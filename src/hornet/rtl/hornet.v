==> flow/design.v <==
module hornet (
	input  clk, reset_n,
	output logic [17:0] s, r, t,
	input  logic [17:0] rsq, dsq
);
logic [8:0] mem_adr;
logic       mem_req, mem_ack;
always_ff @ (posedge clk or negedge reset_n) if (~reset_n) mem_req <= 0; else mem_req <= 1;
always_ff @ (posedge clk or negedge reset_n) if (~reset_n) mem_ack <= 0; else mem_ack <= mem_req;
logic [17:0] t_nxt, s_nxt, r_nxt, r_dec, a, a_nxt, i, i_nxt, mem_sda;
logic [18:0] ts, tsa;
logic  [9:0] p, p_nxt, p_inca;
logic  [8:0] b, b_nxt;
logic  [1:0] slot, slot_nxt;
logic  [6:0] p_inc;
logic cf;
logic  [4:0] slot0, slot1, slot2, slot3, instr;
assign slot0 =   i [17:13] ^ 5'b01010;
assign slot1 =   i [12: 8] ^ 5'b10101;
assign slot2 =   i [ 7: 3] ^ 5'b01010;
assign slot3 = {(i [ 2: 0] ^   3'b101), 2'b00};
always_comb
	case (slot)
		    0 : instr = slot0;
		    1 : instr = slot1;
		    2 : instr = slot2;
		default instr = slot3;
	endcase
logic [7:0] jumpa;
always_comb
	case (slot)
		    0 : jumpa = {           i [ 9: 0]};
		    1 : jumpa = {p [ 9: 8], i [ 7: 0]};
		    2 : jumpa = {p [ 9: 3], i [ 2: 0]};
		default jumpa = {           i [ 9: 0]};  
	endcase
assign p_inc = p[6:0] + 6'b000001;
assign r_dec = r - 1;
assign p_inca = {p [9:7], p_inc};
assign ts  = {t[17], t} + {s[17], s};
assign tsa = a[0] ? ts : {t[17], t};
always_comb
	case (instr)  
		   0 : r_nxt = rsq;
		   1 : r_nxt = {7'b0000000, p};
		   3 : r_nxt = {7'b0000000, p};
		   4 : r_nxt = |r ? r_dec : rsq;
		   5 : r_nxt = |r ? r_dec : rsq;
		  25 : r_nxt = rsq;
		  29 : r_nxt = t;
		default          r_nxt = r;
	endcase
always_comb
	case (instr)  
		   0 : p_nxt = r [9:0];
		   1 : p_nxt = r [9:0];
		   2 : p_nxt = jumpa;
		   3 : p_nxt = jumpa;
		   5 : p_nxt = |r           ? jumpa : p;
		   6 : p_nxt = (t     == 0) ? jumpa : p_inca;
		   7 : p_nxt = (t[17] == 0) ? jumpa : p_inca;
		   8 : p_nxt = p_inca;
		  12 : p_nxt = p_inca;
		default          p_nxt = p_inca;
	endcase
always_comb
	case (instr)  
		   8 : t_nxt = mem_sda;
		   9 : t_nxt = mem_sda;
		  10 : t_nxt = mem_sda;
		  11 : t_nxt = mem_sda;
		  12 : t_nxt = s;
		  13 : t_nxt = s;
		  14 : t_nxt = s;
		  15 : t_nxt = s;
		  16 : t_nxt = tsa[18:1];
		  17 : t_nxt = {t [16: 0], t [    0]};
		  18 : t_nxt = {t [17   ], t [17: 1]};
		  19 : t_nxt = ~t;
		  20 : t_nxt = p [9] ? (t + s + cf) : ts;
		  21 : t_nxt = t & s;
		  22 : t_nxt = t ^ s;
		  23 : t_nxt = s;
		  25 : t_nxt = r;
		  26 : t_nxt = mem_sda;
		  27 : t_nxt = a;
		default          t_nxt = t;
	endcase
always_comb
	case (instr)  
		  16 : a_nxt = {tsa[0], a[17:1]};
		  31 : a_nxt = t;
		default          a_nxt = a;
	endcase
always_comb
	case (instr)  
		  30 : b_nxt = t [8:0];
		default          b_nxt = b;
	endcase
always_comb
	case (instr)  
		   8 : s_nxt = t;
		   9 : s_nxt = t;
		  10 : s_nxt = t;
		  11 : s_nxt = t;
		  12 : s_nxt = dsq;
		  13 : s_nxt = dsq;
		  14 : s_nxt = dsq;
		  15 : s_nxt = dsq;
		  20 : s_nxt = dsq;
		  21 : s_nxt = dsq;
		  22 : s_nxt = dsq;
		  23 : s_nxt = dsq;
		  24 : s_nxt = t;
		  25 : s_nxt = t;
		  26 : s_nxt = t;
		  27 : s_nxt = t;
		  29 : s_nxt = dsq;
		  30 : s_nxt = dsq;
		  31 : s_nxt = dsq;
		default          s_nxt = s;
	endcase
always_comb
	case (instr)  
		   0 : mem_adr  = r [8:0];
		   2 : mem_adr  = jumpa;
		   3 : mem_adr  = jumpa;
		   5 : mem_adr  = |r           ? jumpa : p;
		   6 : mem_adr  = (t     == 0) ? jumpa : p;
		   7 : mem_adr  = (t[17] == 0) ? jumpa : p;
		   9 : mem_adr  = a;
		  10 : mem_adr  = b;
		  11 : mem_adr  = a;
		  13 : mem_adr  = a;
		  14 : mem_adr  = b;
		  15 : mem_adr  = a;
		default          mem_adr  = p;
	endcase
always_comb
	case (slot)
		    3 : i_nxt = mem_sda;
		default i_nxt = i;
	endcase
always_comb
	case (slot)
		    0 : slot_nxt = 1;
		    1 : slot_nxt = 2;
		    2 : slot_nxt = 3;
		default slot_nxt = mem_ack ? 0 : slot;
	endcase
always_ff @ (posedge clk or negedge reset_n)
	if (~reset_n)     i <= 18'b 101100100110110010;
	else if (mem_ack) i <= i_nxt;
always_ff @ (posedge clk or negedge reset_n)
	if (~reset_n)     p <= 0;
	else if (mem_ack) p <= p_nxt;
always_ff @ (posedge clk or negedge reset_n)
	if (~reset_n) slot <= 3;
	else          slot <= slot_nxt;
always_ff @ (posedge clk) t <= t_nxt;
always_ff @ (posedge clk) s <= s_nxt;
always_ff @ (posedge clk) r <= r_nxt;
always_ff @ (posedge clk) a <= a_nxt;
always_ff @ (posedge clk) b <= b_nxt;
logic [17:0] q_rom;
logic  [5:0] addr_rom;
always_ff @ (posedge clk) if (mem_req) addr_rom <= mem_adr [5:0];
always_comb
	case (addr_rom)  
		    0 : q_rom = 18'b 000101110101001111;  
		    1 : q_rom = 18'b 000000000000001000;  
		    2 : q_rom = 18'b 000000000000001100;  
		    3 : q_rom = 18'b 010001010000000011;  
		    4 : q_rom = 18'b 100100100011001010;  
		    5 : q_rom = 18'b 111101110110011000;  
		    6 : q_rom = 18'b 000000000000000001;  
		    7 : q_rom = 18'b 011001010000001011;  
		    8 : q_rom = 18'b 110010111110110000;  
		    9 : q_rom = 18'b 011011010000000100;  
		   10 : q_rom = 18'b 110011011100000111;  
		   11 : q_rom = 18'b 111011010101010101;  
		default q_rom = 18'b 101100100110110010;  
	endcase
assign mem_sda = q_rom;
endmodule  
# [From RTL to reports: hornet]
# What the tools print for hornet, step after step.
# Lines are those of the file above, counted from 1.
# Cell names lack the library's common part.
# The mark - stands for no value.
[design] top_module="hornet" clock="clk" library="sky130hd" lib_corner="tt_025C_1v80"

# [Word-level counts]
# Yosys after proc, flatten, opt, wreduce and memory -nomap, before mapping. Print and check cells are not counted.
# Memory sizes are those after Yosys's memory passes, which may raise the word count (mostly to a power of two), join words into wider ones and drop unused or constant bits.
[bits] register_bits=116 rom_bits=288 clocked_rd_ports_x_width=18 memories=1 inputBits=38 out_inout_bits=54 word_cells=116
[mem_list] name="(no name shown)" words=16 word_bits=18 rd=1 wr=0 line=169 source="case (addr_rom)"
[classes] addsub=5 equal=37 n_mux=20 n_logic=9 reduce_and_logical=29
[ops] op="18-bit case mux with 11-bit select" count=1
[ops] op="5-bit equality test (second input constant)" count=15
[ops] op="18-bit case mux with 4-bit select" count=1
[ops] op="18-bit case mux with 2-bit select" count=2
[ops] op="18-bit two-way mux" count=3
[ops] op="10-bit case mux with 5-bit select" count=1
[ops] op="6-bit case mux with 7-bit select" count=1
[ops] op="5-bit by 4-bit equality test with 1-bit output (second input constant)" count=8
[ops] op="10-bit two-way mux" count=3
[ops] op="10-bit nonzero test" count=2
[ops] op="5-bit by 3-bit equality test with 1-bit output (second input constant)" count=4
[ops] op="18-bit by 18-bit adder with 19-bit output" count=1
[ops] op="19-bit two-way mux" count=1
[ops] op="18-bit by 1-bit adder with 18-bit output" count=1
[ops] op="18-bit by 1-bit subtractor with 18-bit output (second input constant)" count=1
[ops] op="18-bit adder" count=1
[ops] op="18-bit AND" count=1
[ops] op="18-bit XOR" count=1
[ops] op="18-bit NOT" count=1
[ops] op="18-bit logical NOT" count=1
[ops] op="18-bit OR reduction" count=1
[ops] op="5-bit case mux with 3-bit select" count=1
[ops] op="2-bit OR reduction" count=6
[ops] op="6-bit two-way mux" count=2
[ops] op="11-bit nonzero test" count=1
[ops] op="11-bit OR reduction" count=1
[ops] op="5-bit by 2-bit equality test with 1-bit output (second input constant)" count=2
[ops] op="5-bit nonzero test" count=2
# Other operator kinds: 23; their cells: 34.

# [Depth]
# Longest topological path by Yosys (ltp), each cell counted once; first at word level (registers and memories cut), then after technology mapping (sequential cells cut; the memories' decode and read muxes count).
[logic_depth] ltp_word=6 ABC_AREA=0 ltp_mapped=16 ltp_nobuf=14

# [Netlist]
# Source: synth_stat.txt of the flow (Yosys; design flattened, memories mapped). It holds for the ABC_AREA given above (unset counts as 0); a run with the other value may have another netlist.
# The area totals of this step are shown rounded.
[types] type="edfxtp_1" count=84
[types] type="dfrtp_1" count=21
[types] type="mux2_2" count=43
[types] type="nand2_1" count=107
[types] type="ha_1" count=32
[types] type="dfxtp_1" count=18
[types] type="nor2_1" count=95
[types] type="a21oi_1" count=67
[types] type="o21ai_0" count=63
[types] type="dfstp_2" count=11
[types] type="a22oi_1" count=38
[types] type="a221oi_1" count=27
[types] type="clkbuf_1" count=47
[types] type="xnor2_1" count=18
[types] type="nand3_1" count=29
[types] type="xor2_1" count=13
[types] type="a211oi_1" count=15
[types] type="a21o_1" count=15
# Other cell types: 70; their cells: 249.
[synth_totals] stdcells=992 yosys_area_mm2=0.00926 ffs=134 n_buf=58

# [Worst setup path after synthesis]
# OpenSTA on the mapped netlist: ideal clock, no wires. The path of least setup slack (recovery checks aside). Input and output delay are each 20% of the period. Register names are those of the netlist, which keeps one name where synthesis merged equal registers.
[synth_timing] path_kind="register -> register" startpoint="register slot[0]" endpoint="register (name not given)" period_ns=3.77 setup_ns=0.117 launch_ns=0.000 arrival_ns=3.571 setup_slack_ns=0.082 delay_ns=3.688 stages=14 n_path_buf=0 period_less_setup_slack_ns=3.688
# "delay_ns" is the arrival time less input delay plus setup time.
# "stages": output pins that drive a net of the path, with the launching flip-flop's if there is one; two outputs of one cell count as two.
# "period_less_setup_slack_ns" = period - worst setup slack (recovery checks aside). The figure is calculated, with input and output delays left at 20% of the set period.
[synth_between] path_cell_list="dfstp_2 > inv_1 > ha_1 > and2b_1 > o41ai_4 > nand2_2 > nor2_1 > a22o_1 > o21ai_0 > a41oi_2 > inv_1 > ha_1 > nand2_1 > a32o_1"
[synth_rtl] element="from (decl)" line=14 source="logic  [1:0] slot, slot_nxt;"
[synth_rtl] element="from (assign)" line=158 source="if (~reset_n) slot <= 3;"
[synth_rtl] element="from (assign)" line=159 source="else slot <= slot_nxt;"
# Chain of elaborated cells between the ends: none given.

# [Worst path after layout]
# Path of least setup slack in the final report of run A (OpenROAD, finished layout, wires in). Where an end is a register, its clock arrival counts in the times.
[layout_timing] path_kind="register -> register" startpoint="register slot[1]" endpoint="register (name not given)" period_ns=3.13 setup_ns=0.11 launch_ns=0.43 arrival_ns=3.63 setup_slack_ns=-0.18 stages=16 n_path_buf=2
[layout_between] path_cell_list="dfstp_2 > inv_4 > ha_4 > buf_6 > a22o_4 > o31ai_4 > nor2_4 > buf_6 > and3_4 > a22o_4 > o21ai_4 > nand3_4 > o21bai_4 > ha_4 > nand2_4 > a32o_1"
[layout_rtl] element="from (decl)" line=14 source="logic  [1:0] slot, slot_nxt;"
[layout_rtl] element="from (assign)" line=158 source="if (~reset_n) slot <= 3;"
[layout_rtl] element="from (assign)" line=159 source="else slot <= slot_nxt;"
# Chain of elaborated cells between the ends: none given.
# Some nets on the timed path still bear RTL names; the line given drives or declares the net.
[layout_named_nets] signal="mem_adr[1]" line=124 source="case (instr)"

Appendix: measured runs

Top module hornet; platform sky130hd; tools Yosys and OpenROAD; 2 stored runs in no particular order. Input and output delays are each 20% of the period that was set; the output load is 0.01 pF.
"achieved_period_ns": clock period set for the run, less the worst setup slack. It is reckoned from that one timing run; input and output delays stay at 20% of the period that was set.
"worst_setup_path_time_ns": the worst setup path's part of the clock period (all of it between registers, 20% less for each end at a port) less its slack. A launch clock that arrives late makes it longer, a capture clock that arrives late makes it shorter.
Results are given in rounded form.

[flow] run A: files
==> flow/run.sh <==
#!/bin/bash
# the make line also repeats the synthesis and layout settings of config.mk as NAME=value (left out here)
make -C /OpenROAD-flow-scripts/flow DESIGN_CONFIG=/design/flow/config.mk WORK_HOME=/design/flow/orfs CLKGATE_MAP_FILE= finish
==> flow/config.mk <==
export PLATFORM = sky130hd
export DESIGN_NAME = hornet
export DESIGN_NICKNAME = hornet
export VERILOG_FILES = /design/flow/design.v
export SDC_FILE = /design/flow/constraint.sdc
export NUM_CORES = 4
export LEC_CHECK = 0
export CAP_MARGIN = 20
export CORE_MARGIN = 2
export CORE_UTILIZATION = 40
export SLEW_MARGIN = 20
==> flow/constraint.sdc <==
create_clock -name core_clock -period 3.13 [get_ports {clk}]
set_input_delay 0.6260 -clock core_clock [delete_from_list [all_inputs] [get_ports {clk}]]
set_output_delay 0.6260 -clock core_clock [all_outputs]
set_load 0.01 [all_outputs]

[flow] run A: metrics
[metrics] synthesis_area_mm2 = 0.00926
[metrics] die_mm2 = 0.0244
[metrics] finish.stdcell_area_mm2 = 0.0141
[metrics] utilization_frac = 0.622
[metrics] worst_setup_slack_ns = -0.179
[metrics] tns_ns = -1.73
[metrics] holdWs_ns = 0.487
[metrics] achieved_period_ns = 3.309
[metrics] worst_setup_path_time_ns = 3.31
[metrics] path_kind = register -> register

[flow] run B: files
==> flow/run.sh <==
#!/bin/bash
# the make line also repeats the synthesis and layout settings of config.mk as NAME=value (left out here)
make -C /OpenROAD-flow-scripts/flow DESIGN_CONFIG=/design/flow/config.mk WORK_HOME=/design/flow/orfs CLKGATE_MAP_FILE= finish
==> flow/config.mk <==
export PLATFORM = sky130hd
export DESIGN_NAME = hornet
export DESIGN_NICKNAME = hornet
export VERILOG_FILES = /design/flow/design.v
export SDC_FILE = /design/flow/constraint.sdc
export NUM_CORES = 4
export LEC_CHECK = 0
export CAP_MARGIN = 20
export CELL_PAD_IN_SITES_DETAIL_PLACEMENT = 0
export CORE_MARGIN = 2
export CORE_UTILIZATION = 31
export CTS_CLUSTER_DIAMETER = 141
export MAX_ROUTING_LAYER = met4
export MIN_ROUTING_LAYER = met1
export PLACE_DENSITY_LB_ADDON = 0.2
export SETUP_SLACK_MARGIN = -0.06
export SLEW_MARGIN = 20
export TNS_END_PERCENT = 30
==> flow/constraint.sdc <==
create_clock -name core_clock -period 3.07 [get_ports {clk}]
set_input_delay 0.6140 -clock core_clock [delete_from_list [all_inputs] [get_ports {clk}]]
set_output_delay 0.6140 -clock core_clock [all_outputs]
set_load 0.01 [all_outputs]

[flow] run B: metrics
[metrics] synthesis_area_mm2 = 0.00926
[metrics] die_mm2 = 0.0313
[metrics] finish.stdcell_area_mm2 = 0.0141
[metrics] utilization_frac = 0.477
[metrics] worst_setup_slack_ns = -0.134
[metrics] tns_ns = -2.94
[metrics] holdWs_ns = 0.488
[metrics] achieved_period_ns = 3.204
[metrics] worst_setup_path_time_ns = 3.20
[metrics] path_kind = register -> register
